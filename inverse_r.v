==> flow/design.v <==
`timescale 1ns / 1ps
module inverse_r(clk, aci,selection_ir,irout);
input clk;
input [2:0] aci = 3'b000;
input [1:0] selection_ir ;
output signed [16:0] irout; 
reg signed [16:0] ir;
reg signed [16:0] ib00,ib01,ib10,ib11;
always@(posedge clk) begin
case (aci)
 3'b000 : begin
        ib00 <= 17'b0000001_0000000000;  
        ib01 <= 17'b0000000_0000000000;
        ib10 <=  17'b0000000_0000000000;
        ib11 <=  17'b0000001_0000000000;
 end
 3'b001 : begin 
        ib00 <= 17'b0000000_1111011100;
        ib01 <= 17'b1111111_1011110110;
        ib10 <=  17'b0000000_0100001001;
        ib11 <=  17'b0000000_1111011100;
  end
  3'b010 : begin 
        ib00 <= 17'b0000000_1101110110;
        ib01 <= 17'b1111111_1000000000;
        ib10 <=  17'b0000000_1000000000;
        ib11 <=  17'b0000000_1101110110;
  end  
  3'b011 : begin 
        ib00 <= 17'b0000000_1011010011;
        ib01 <= 17'b1111111_0100101100;
        ib10 <=  17'b0000000_1011010011;
        ib11 <=  17'b0000000_1011010011;
  end 
  3'b100 : begin 
        ib00 <= 17'b0000000_1000000000;
        ib01 <= 17'b1111111_0010001001;
        ib10 <=  17'b0000000_1101110110;
        ib11 <=  17'b0000000_1000000000;
  end   
  3'b101 : begin 
        ib00 <= 17'b0000000_0100001001;
        ib01 <= 17'b1111111_0000100011;
        ib10 <=  17'b0000000_1111011100;
        ib11 <=  17'b0000000_0100001001;
  end  
  3'b110 : begin 
        ib00 <= 17'b0000000_0000000000;
        ib01 <= 17'b1111111_0000000000;
        ib10 <=  17'b0000001_0000000000;
        ib11 <=  17'b0000000_0000000000;         
  end
endcase
    case (selection_ir)
        2'b00 : ir<=ib00;
        2'b01 : ir<=ib00;
        2'b10 : ir<=ib00;
        2'b11 : ir<=ib00;
    endcase
end
assign irout=ir;
endmodule
### Tool chain data of inverse_r

What the tools print for inverse_r, step after step.
Line numbers count from 1 in the design file above.
Operators carry their Yosys type and port widths (W data, S select, Z words).
A cell with - has no value.

| set-up | value |
|---|---|
| top | inverse_r |
| clock port | clk |
| library | sky130hd |
| library corner | tt_025C_1v80 |

### Word level

Counts by Yosys on the flattened word-level netlist (proc, flatten, opt, wreduce; memories kept). Register bits leave out memories and registers merged into their read ports (data or address). Print and check cells are left out. Cells with the same type and inputs are merged into one.

| bit counts | value |
|---|---|
| input bits | 6 |
| output and inout port bits | 17 |
| bits in registers | 34 |
| word-level cells | 17 |

| cells by class | value |
|---|---|
| mux-type cells | 2 |
| eq/ne operators | 9 |
| reductions and logical operators | 4 |

Operator list:

| operator | number |
|---|---|
| $pmux W17 S7 | 1 |
| $mux W17 | 1 |
| $eq A3 B3 Y1 const B | 3 |
| $reduce_bool A7 Y1 | 1 |
| $eq A3 B2 Y1 const B | 2 |
| $eq A2 B2 Y1 const B | 2 |
| $reduce_or A4 Y1 | 1 |
| $eq A3 B1 Y1 const B | 1 |
| $logic_not A3 Y1 | 1 |
| $eq A2 B1 Y1 const B | 1 |
| $logic_not A2 Y1 | 1 |

### Depth

Depth = most cells in a row (Yosys ltp): at word level without a register or memory, in the mapped netlist without a sequential cell, where the memories' decode and read muxes count.

| depth | value |
|---|---|
| depth after elaboration | 3 |
| ABC_AREA | 0 |
| mapped depth | 3 |
| mapped depth without buffers | 2 |

### After synthesis

The flow's flattened synthesis, as Yosys stat reports it; memories are mapped. The netlist is that of the ABC_AREA named above (0 if unset); the other value can give another one.

Cells by type:

| cell type | number | area in all (µm²) |
|---|---|---|
| sky130_fd_sc_hd__edfxtp_1 | 10 | 300.288 |
| sky130_fd_sc_hd__dfxtp_1 | 10 | 200.192 |
| sky130_fd_sc_hd__buf_4 | 7 | 52.55 |
| sky130_fd_sc_hd__xnor2_1 | 2 | 17.517 |
| sky130_fd_sc_hd__nor2_1 | 4 | 15.014 |
| sky130_fd_sc_hd__nand2b_1 | 2 | 12.512 |
| sky130_fd_sc_hd__nor2b_1 | 2 | 12.512 |
| sky130_fd_sc_hd__buf_6 | 1 | 11.261 |
| sky130_fd_sc_hd__a21boi_1 | 1 | 7.507 |
| sky130_fd_sc_hd__o21bai_1 | 1 | 7.507 |
| sky130_fd_sc_hd__or3_1 | 1 | 6.256 |
| sky130_fd_sc_hd__nand3_1 | 1 | 5.005 |
| sky130_fd_sc_hd__conb_1 | 1 | 3.754 |
| sky130_fd_sc_hd__inv_1 | 1 | 3.754 |
| sky130_fd_sc_hd__nand2_1 | 1 | 3.754 |

| synthesis totals | value |
|---|---|
| flip-flops | 20 |
| area of sequential cells | 500.5 µm² |
| buffer cells | 8 |
| cells in the netlist | 45 |
| synthesis area | 659.4 µm² |

### Path before layout

Path of least setup slack by OpenSTA after synthesis, without wires, with an ideal clock, recovery checks aside; 20% of the period is set as input and as output delay. Where synthesis merged equal registers, the netlist keeps one of their names.

| timing path post-synthesis | value |
|---|---|
| path kind | input -> register |
| from | input port aci[0] |
| to | register ib00[0] |
| library setup time | 0.353 ns |
| driving pins on the path | 2 |
| launch time at the first pin | 0.240 ns |
| clock period | 1.2 ns |
| setup slack | 0.219 ns |
| buffers on the path | 1 |
| arrival | 0.628 ns |
| delay of the path | 0.741 ns |
| period reached after synthesis | 0.981 ns |

"delay of the path" is the arrival time less input delay plus setup time.
"driving pins on the path" counts driving pins, that of a launching flip-flop among them; a cell with two outputs on the path counts twice.
"period reached after synthesis" = period - worst setup slack (recovery checks aside). The figure is calculated, with input and output delays left at 20% of the set period.
Between the ends stands the longest chain of elaborated cells between them, by number of cells; it is not shown to be the way that was timed. Of several equally long chains one is given.
Each line given opens the expression or statement behind the cell; cells for indexed reads and writes are added by Yosys, which also makes memories of some case tables.
A register here has more assigning lines than the two given.
Only ways into the end's enable, where the timed path ends, are counted here.

| on the way, post-synthesis | value |
|---|---|
| cells stage by stage | sky130_fd_sc_hd__buf_6 > sky130_fd_sc_hd__nand3_1 |
| length of the longest elaborated chain | 2 |
| elaborated cells on any way between the ends | 8 |
| classes of those cells | eq/ne: 6; reduce/logical: 2 |

RTL lines, path post-synthesis:

| what | RTL line | RTL |
|---|---|---|
| from (decl) | 4 | `input [2:0] aci = 3'b000;` |
| $eq A3 B3 Y1 | 10 | `case (aci)` |
| $reduce_bool A7 Y1 | - |  |
| to (assign) | 12 | `ib00 <= 17'b0000001_0000000000;` |
| to (assign) | 18 | `ib00 <= 17'b0000000_1111011100;` |
| to (decl) | 8 | `reg signed [16:0] ib00,ib01,ib10,ib11;` |

### Worst path after layout

From the final timing report of flow run 2: the path of least setup slack in the routed layout; clock arrival at registers is part of the times.

| timing path post-layout | value |
|---|---|
| path kind | register -> output |
| from | register ir[7] |
| to | output port irout[7] |
| clock period | 1.19 ns |
| setup slack | 0.05 ns |
| arrival | 0.90 ns |
| output delay | 0.24 ns |
| driving pins on the path | 2 |
| buffers on the path | 1 |
| launch time at the first pin | 0.29 ns |

A register here has more assigning lines than the two given.

| on the way, post-layout | value |
|---|---|
| cells stage by stage | sky130_fd_sc_hd__dfxtp_1 > sky130_fd_sc_hd__dlygate4sd2_1 |
| length of the longest elaborated chain | 0 |
| elaborated cells on any way between the ends | 0 |

RTL lines, path post-layout:

| what | RTL line | RTL |
|---|---|---|
| from (decl) | 7 | `reg signed [16:0] ir;` |
| from (assign) | 55 | `2'b00 : ir<=ib00;` |
| from (assign) | 56 | `2'b01 : ir<=ib00;` |
| to (decl) | 6 | `output signed [16:0] irout;` |

Wiki page: inverse_r / flow data

Top module inverse_r; platform sky130hd; tools Yosys and OpenROAD; 2 stored runs in no particular order. Input and output delays are each 20% of the period that was set; the output load is 0.01 pF.
"period reached" means the clock period less the worst setup slack. The figure is calculated, with input and output delays left at 20% of the set period.
By "time used up by the worst setup path" is meant the share of the clock period that the worst setup path is allowed (20% is reserved at inputs, 20% at outputs), minus its slack. Clock arrival times at its registers enter into it.
"overall power" rests on the timing tool's default activity at the inputs, not on a simulated workload.
A setting shown as -- is not set for that run.
Among the results, -- means that no value is shown for the run.

| setting or result | flow run 1 | flow run 2 |
|---|---|---|
| period_ns | 1.09 | 1.19 |
| CORE_UTILIZATION | 50 | 61 |
| SETUP_SLACK_MARGIN | 0.29 | -- |
| PLACE_DENSITY_LB_ADDON | 0.08 | -- |
| CORE_ASPECT_RATIO | 1.33 | -- |
| CELL_PAD_IN_SITES_GLOBAL_PLACEMENT | 3 | -- |
| GPL_TIMING_DRIVEN | 0 | 0 |
| CTS_CLUSTER_SIZE | 23 | -- |
| SLEW_MARGIN | 25 | 20 |
| CAP_MARGIN | 20 | 30 |
| CORE_MARGIN | 2 | 2 |
| PLACE_DENSITY | -- | 0.48 |
| MAX_ROUTING_LAYER | -- | met4 |
| netlist area reported by Yosys (µm²) | -- | 659.4 |
| area inside the die boundary (µm²) | -- | 1359.8 |
| std-cell area (final layout) (µm²) | -- | 857.1 |
| utilization | -- | 0.89 |
| worst slack on setup checks (ns) | -- | 0.050 |
| total negative setup slack (ns) | -- | 0.000 |
| final worst hold slack (ns) | -- | 0.242 |
| overall power (µW) | -- | 1279 |
| period reached (ns) | -- | 1.140 |
| time used up by the worst setup path (ns) | -- | 0.90 |
| kind of the worst setup path | -- | register -> output |

Flow run 1: no results, placement failed with FLW-0024
